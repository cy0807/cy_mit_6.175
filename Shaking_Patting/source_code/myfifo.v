==> flow/design.v <==
`timescale 1ns / 1ps
module myfifo
#(
    parameter DATA_WIDTH = 32,
    parameter DATA_DEPTH = 2
)
(
    input clk,
    input rst_n,
    input [DATA_WIDTH-1:0] data_in,
    input wr_en,
    input rd_en,
    output [DATA_WIDTH-1:0] data_out,
    output empty,
    output full
);
localparam PTR_WIDTH = $clog2(DATA_DEPTH);
reg [DATA_WIDTH-1:0] data_reg[DATA_DEPTH-1:0];
reg [PTR_WIDTH-1:0] enq_ptr_reg, deq_ptr_reg;
reg [1:0] ptr_flag_reg;
assign empty = enq_ptr_reg==deq_ptr_reg && ptr_flag_reg[0]==ptr_flag_reg[1];
assign full = enq_ptr_reg==deq_ptr_reg && ptr_flag_reg[0]!=ptr_flag_reg[1];
assign data_out = data_reg[deq_ptr_reg];
always@(posedge clk or negedge rst_n) begin
    if(!rst_n) begin
        enq_ptr_reg <= 0;
        ptr_flag_reg[0] <= 0;
    end
    else if(wr_en && !full) begin
        enq_ptr_reg <= enq_ptr_reg +1;
        data_reg[enq_ptr_reg] <= data_in;
        if(enq_ptr_reg == DATA_DEPTH-1) begin
            enq_ptr_reg <= 0;
            ptr_flag_reg[0] <= ~ptr_flag_reg[0];
        end
    end
end
always@(posedge clk or negedge rst_n) begin
    if(!rst_n) begin
        deq_ptr_reg <= 0;
        ptr_flag_reg[1] <= 0;
    end
    else if(rd_en && !empty) begin
        deq_ptr_reg <= deq_ptr_reg +1;
        if(deq_ptr_reg == DATA_DEPTH-1) begin
            deq_ptr_reg <= 0;
            ptr_flag_reg[1] <= ~ptr_flag_reg[1];
        end
    end
end
endmodule
Reports on myfifo --
The steps from the RTL of myfifo to its reports follow in flow order. Line numbers count from 1 in the design file above. Operators carry their Yosys type and port widths (W data, S select, Z words). Not given: --
Set-up: top module myfifo, clock port clk, cell library sky130hd, library corner tt_025C_1v80

Word level --
Counts by Yosys on the flattened word-level netlist (proc, flatten, opt, wreduce). Print and check cells are left out. Cells with the same type and inputs are merged into one.
Storage and ports: register bits 68, bits in latches 0, bits in writable memories 0, ROM bits 0, clocked read ports x word width 0, memory cells 0, input bits 36, output and inout port bits 34, word-level cells 28
Cells by class: add/subtract/negate cells 2, multipliers 0, div/mod/pow operators 0, $lt $le $gt $ge 0, equality and inequality tests 3, shift-type cells 0, mux-type cells 3, bitwise operators 4, reduce/logical cells 10
Operator list (count):
- $pmux W32 S2 | 1
- $reduce_and A3 Y1 | 2
- $logic_and A1 B1 Y1 | 4
- $not A1 Y1 | 4
- $reduce_and A2 Y1 | 2
- $add A1 B1 Y1 const B | 2
- $eq A1 B1 Y1 | 2
- $logic_not A1 Y1 | 2
- $mux W1 | 2
- $ne A1 B1 Y1 | 1

Logic depth --
Depth = most cells in a row (Yosys ltp): at word level without a register or memory, in the mapped netlist without a sequential cell, where the memories' decode and read muxes count.
Logic depth: depth after elaboration 5, ABC_AREA 0, depth in mapped cells 4

Netlist --
Source: synth_stat.txt of the flow (Yosys; design flattened, memories mapped). It holds for the ABC_AREA given above (unset counts as 0); a run with the other value may have another netlist. Totals and module areas in this step are rounded.
Mapped netlist: mapped cells 130, cell area after synthesis 2560 µm², flip-flop cells 68, buffers 5
Cells by type:
- sky130_fd_sc_hd__edfxtp_1 | count 64, total area 1.92E+03 µm²
- sky130_fd_sc_hd__mux2_2 | count 33, total area 371.606 µm²
- sky130_fd_sc_hd__dfrtp_1 | count 4, total area 100.096 µm²
- sky130_fd_sc_hd__buf_2 | count 5, total area 25.024 µm²
- sky130_fd_sc_hd__xor2_2 | count 1, total area 16.266 µm²
- sky130_fd_sc_hd__a21oi_1 | count 3, total area 15.014 µm²
- sky130_fd_sc_hd__nand2_1 | count 4, total area 15.014 µm²
- sky130_fd_sc_hd__nor2_1 | count 4, total area 15.014 µm²
- sky130_fd_sc_hd__mux2i_1 | count 1, total area 10.01 µm²
- sky130_fd_sc_hd__nand3_1 | count 2, total area 10.01 µm²
- sky130_fd_sc_hd__o21ai_1 | count 2, total area 10.01 µm²
- sky130_fd_sc_hd__o311ai_0 | count 1, total area 8.758 µm²
- sky130_fd_sc_hd__xnor2_1 | count 1, total area 8.758 µm²
- sky130_fd_sc_hd__xor2_1 | count 1, total area 8.758 µm²
- sky130_fd_sc_hd__a21boi_0 | count 1, total area 7.507 µm²
- sky130_fd_sc_hd__a31oi_1 | count 1, total area 6.256 µm²
- sky130_fd_sc_hd__nor3_1 | count 1, total area 5.005 µm²
- sky130_fd_sc_hd__inv_1 | count 1, total area 3.754 µm²

Worst setup path after synthesis --
Source: OpenSTA report_checks on the synthesized netlist (no wires, ideal clock, input and output delay 20% of the period each), path of least setup slack; recovery checks are left aside. Register names are those of the netlist, which keeps one name where synthesis merged equal registers.
Path after synthesis: path type input-to-reg, start point in rst_n, end point reg data_reg[0][0], period 6.59 ns, input delay 1.318 ns, launch time at the first pin 1.318 ns, arrival time 3.561 ns, setup slack 2.568 ns, delay of the path 2.704 ns, stages 2, path buffers 0, period reached after synthesis 4.022 ns
"delay of the path" = arrival - input delay + setup time. "stages": output pins that drive a net of the path, with the launching flip-flop's if there is one; two outputs of one cell count as two. "period reached after synthesis" = period - worst setup slack (recovery checks aside). The figure is calculated, with input and output delays left at 20% of the set period. Between the ends stands the longest chain of elaborated cells between them, by number of cells; it is not shown to be the way that was timed. Of several equally long chains one is given. Each line given opens the expression or statement behind the cell; cells for indexed reads and writes are added by Yosys, which also makes memories of some case tables.
Between the ends, after synthesis: path through sky130_fd_sc_hd__nand2_1 -> sky130_fd_sc_hd__nor3_1, length of the longest elaborated chain 1, elaborated cells on any way between the ends 1, source lines of those cells 0, classes of those cells 1 x reduce/logical
RTL lines, path after synthesis:
- start, declared | line 9 | input rst_n,
- $reduce_and A3 Y1
- end, assigned | line 31 | data_reg[enq_ptr_reg] <= data_in;
- end, declared | line 18 | reg [DATA_WIDTH-1:0] data_reg[DATA_DEPTH-1:0];

Worst path after layout --
From the final timing report of run A: the path of least setup slack in the routed layout; clock arrival at registers is part of the times.
Path after layout: path type reg-to-output, start point reg deq_ptr_reg, end point out data_out[2], period 3.42 ns, external output delay 0.68 ns, launch time at the first pin 0.33 ns, arrival time 2.21 ns, setup slack 0.52 ns, stages 3, path buffers 1
Between the ends stands the longest chain of elaborated cells between them, by number of cells; it is not shown to be the way that was timed. Of several equally long chains one is given. A register here has more assigning lines than the two given.
Between the ends, after layout: path through sky130_fd_sc_hd__dfrtp_2 -> sky130_fd_sc_hd__mux2_2 -> sky130_fd_sc_hd__clkdlybuf4s50_1, length of the longest elaborated chain 2, elaborated cells on any way between the ends 2, source lines of those cells 1, classes of those cells 1 x mux; 1 x logic
RTL lines, path after layout:
- start, declared | line 19 | reg [PTR_WIDTH-1:0] enq_ptr_reg, deq_ptr_reg;
- start, assigned | line 40 | deq_ptr_reg <= 0;
- start, assigned | line 44 | deq_ptr_reg <= deq_ptr_reg +1;
- $not A1 Y1 | line 23 | assign data_out = data_reg[deq_ptr_reg];
- $pmux W32 S2 | line 23
- end, declared | line 13 | output [DATA_WIDTH-1:0] data_out,

Top module myfifo; platform sky130hd; tools Yosys and OpenROAD; 2 stored runs in no particular order. Input and output delays are each 20% of the period that was set; the output load is 0.01 pF.
By "clock period achieved" is meant the clock period of the run minus its worst setup slack. This is arithmetic on one report: input and output delays are still those of the set period (20% each).
"critical setup path time": the worst setup path's part of the clock period (all of it between registers, 20% less for each end at a port) less its slack. A launch clock that arrives late makes it longer, a capture clock that arrives late makes it shorter.
"total design power" is the tool's figure for a default switching activity; nothing was simulated.
Measured values are rounded.

[run A] flow files
==> flow/run.sh <==
#!/bin/bash
# the make line also repeats the synthesis and layout settings of config.mk as NAME=value (left out here)
make -C /OpenROAD-flow-scripts/flow DESIGN_CONFIG=/design/flow/config.mk WORK_HOME=/design/flow/orfs CLKGATE_MAP_FILE= finish
==> flow/config.mk <==
export PLATFORM = sky130hd
export DESIGN_NAME = myfifo
export DESIGN_NICKNAME = myfifo
export VERILOG_FILES = /design/flow/design.v
export SDC_FILE = /design/flow/constraint.sdc
export NUM_CORES = 4
export LEC_CHECK = 0
export CAP_MARGIN = 20
export CORE_MARGIN = 2
export CORE_UTILIZATION = 36
export SLEW_MARGIN = 20
==> flow/constraint.sdc <==
create_clock -name core_clock -period 3.42 [get_ports {clk}]
set_input_delay 0.6840 -clock core_clock [delete_from_list [all_inputs] [get_ports {clk}]]
set_output_delay 0.6840 -clock core_clock [all_outputs]
set_load 0.01 [all_outputs]

[run A] result: utilization in the final report 52.6%; setup slack of the critical path 0.522 ns; clock period achieved 2.898 ns; setup TNS 0.000 ns; critical setup path time 2.21 ns; critical path type reg-to-output; die footprint 7,800 µm²; synthesized cell area 2,560 µm²; total design power 2.73 mW

[run B] flow files
==> flow/run.sh <==
#!/bin/bash
# the make line also repeats the synthesis and layout settings of config.mk as NAME=value (left out here)
make -C /OpenROAD-flow-scripts/flow DESIGN_CONFIG=/design/flow/config.mk WORK_HOME=/design/flow/orfs CLKGATE_MAP_FILE= finish
==> flow/config.mk <==
export PLATFORM = sky130hd
export DESIGN_NAME = myfifo
export DESIGN_NICKNAME = myfifo
export VERILOG_FILES = /design/flow/design.v
export SDC_FILE = /design/flow/constraint.sdc
export NUM_CORES = 4
export LEC_CHECK = 0
export ABC_AREA = 0
export CAP_MARGIN = 20
export CELL_PAD_IN_SITES_DETAIL_PLACEMENT = 1
export CELL_PAD_IN_SITES_GLOBAL_PLACEMENT = 2
export CORE_MARGIN = 2
export CORE_UTILIZATION = 48
export CTS_CLUSTER_SIZE = 23
export GPL_ROUTABILITY_DRIVEN = 0
export GPL_TIMING_DRIVEN = 1
export MIN_ROUTING_LAYER = met1
export SETUP_SLACK_MARGIN = 0.72
export SLEW_MARGIN = 20
export TNS_END_PERCENT = 70
==> flow/constraint.sdc <==
create_clock -name core_clock -period 2.76 [get_ports {clk}]
set_input_delay 0.5520 -clock core_clock [delete_from_list [all_inputs] [get_ports {clk}]]
set_output_delay 0.5520 -clock core_clock [all_outputs]
set_load 0.01 [all_outputs]

[run B] result: utilization in the final report 73.2%; setup slack of the critical path 0.602 ns; clock period achieved 2.158 ns; setup TNS 0.000 ns; critical setup path time 1.61 ns; critical path type reg-to-output; die footprint 5,930 µm²; synthesized cell area 2,560 µm²; total design power 3.81 mW
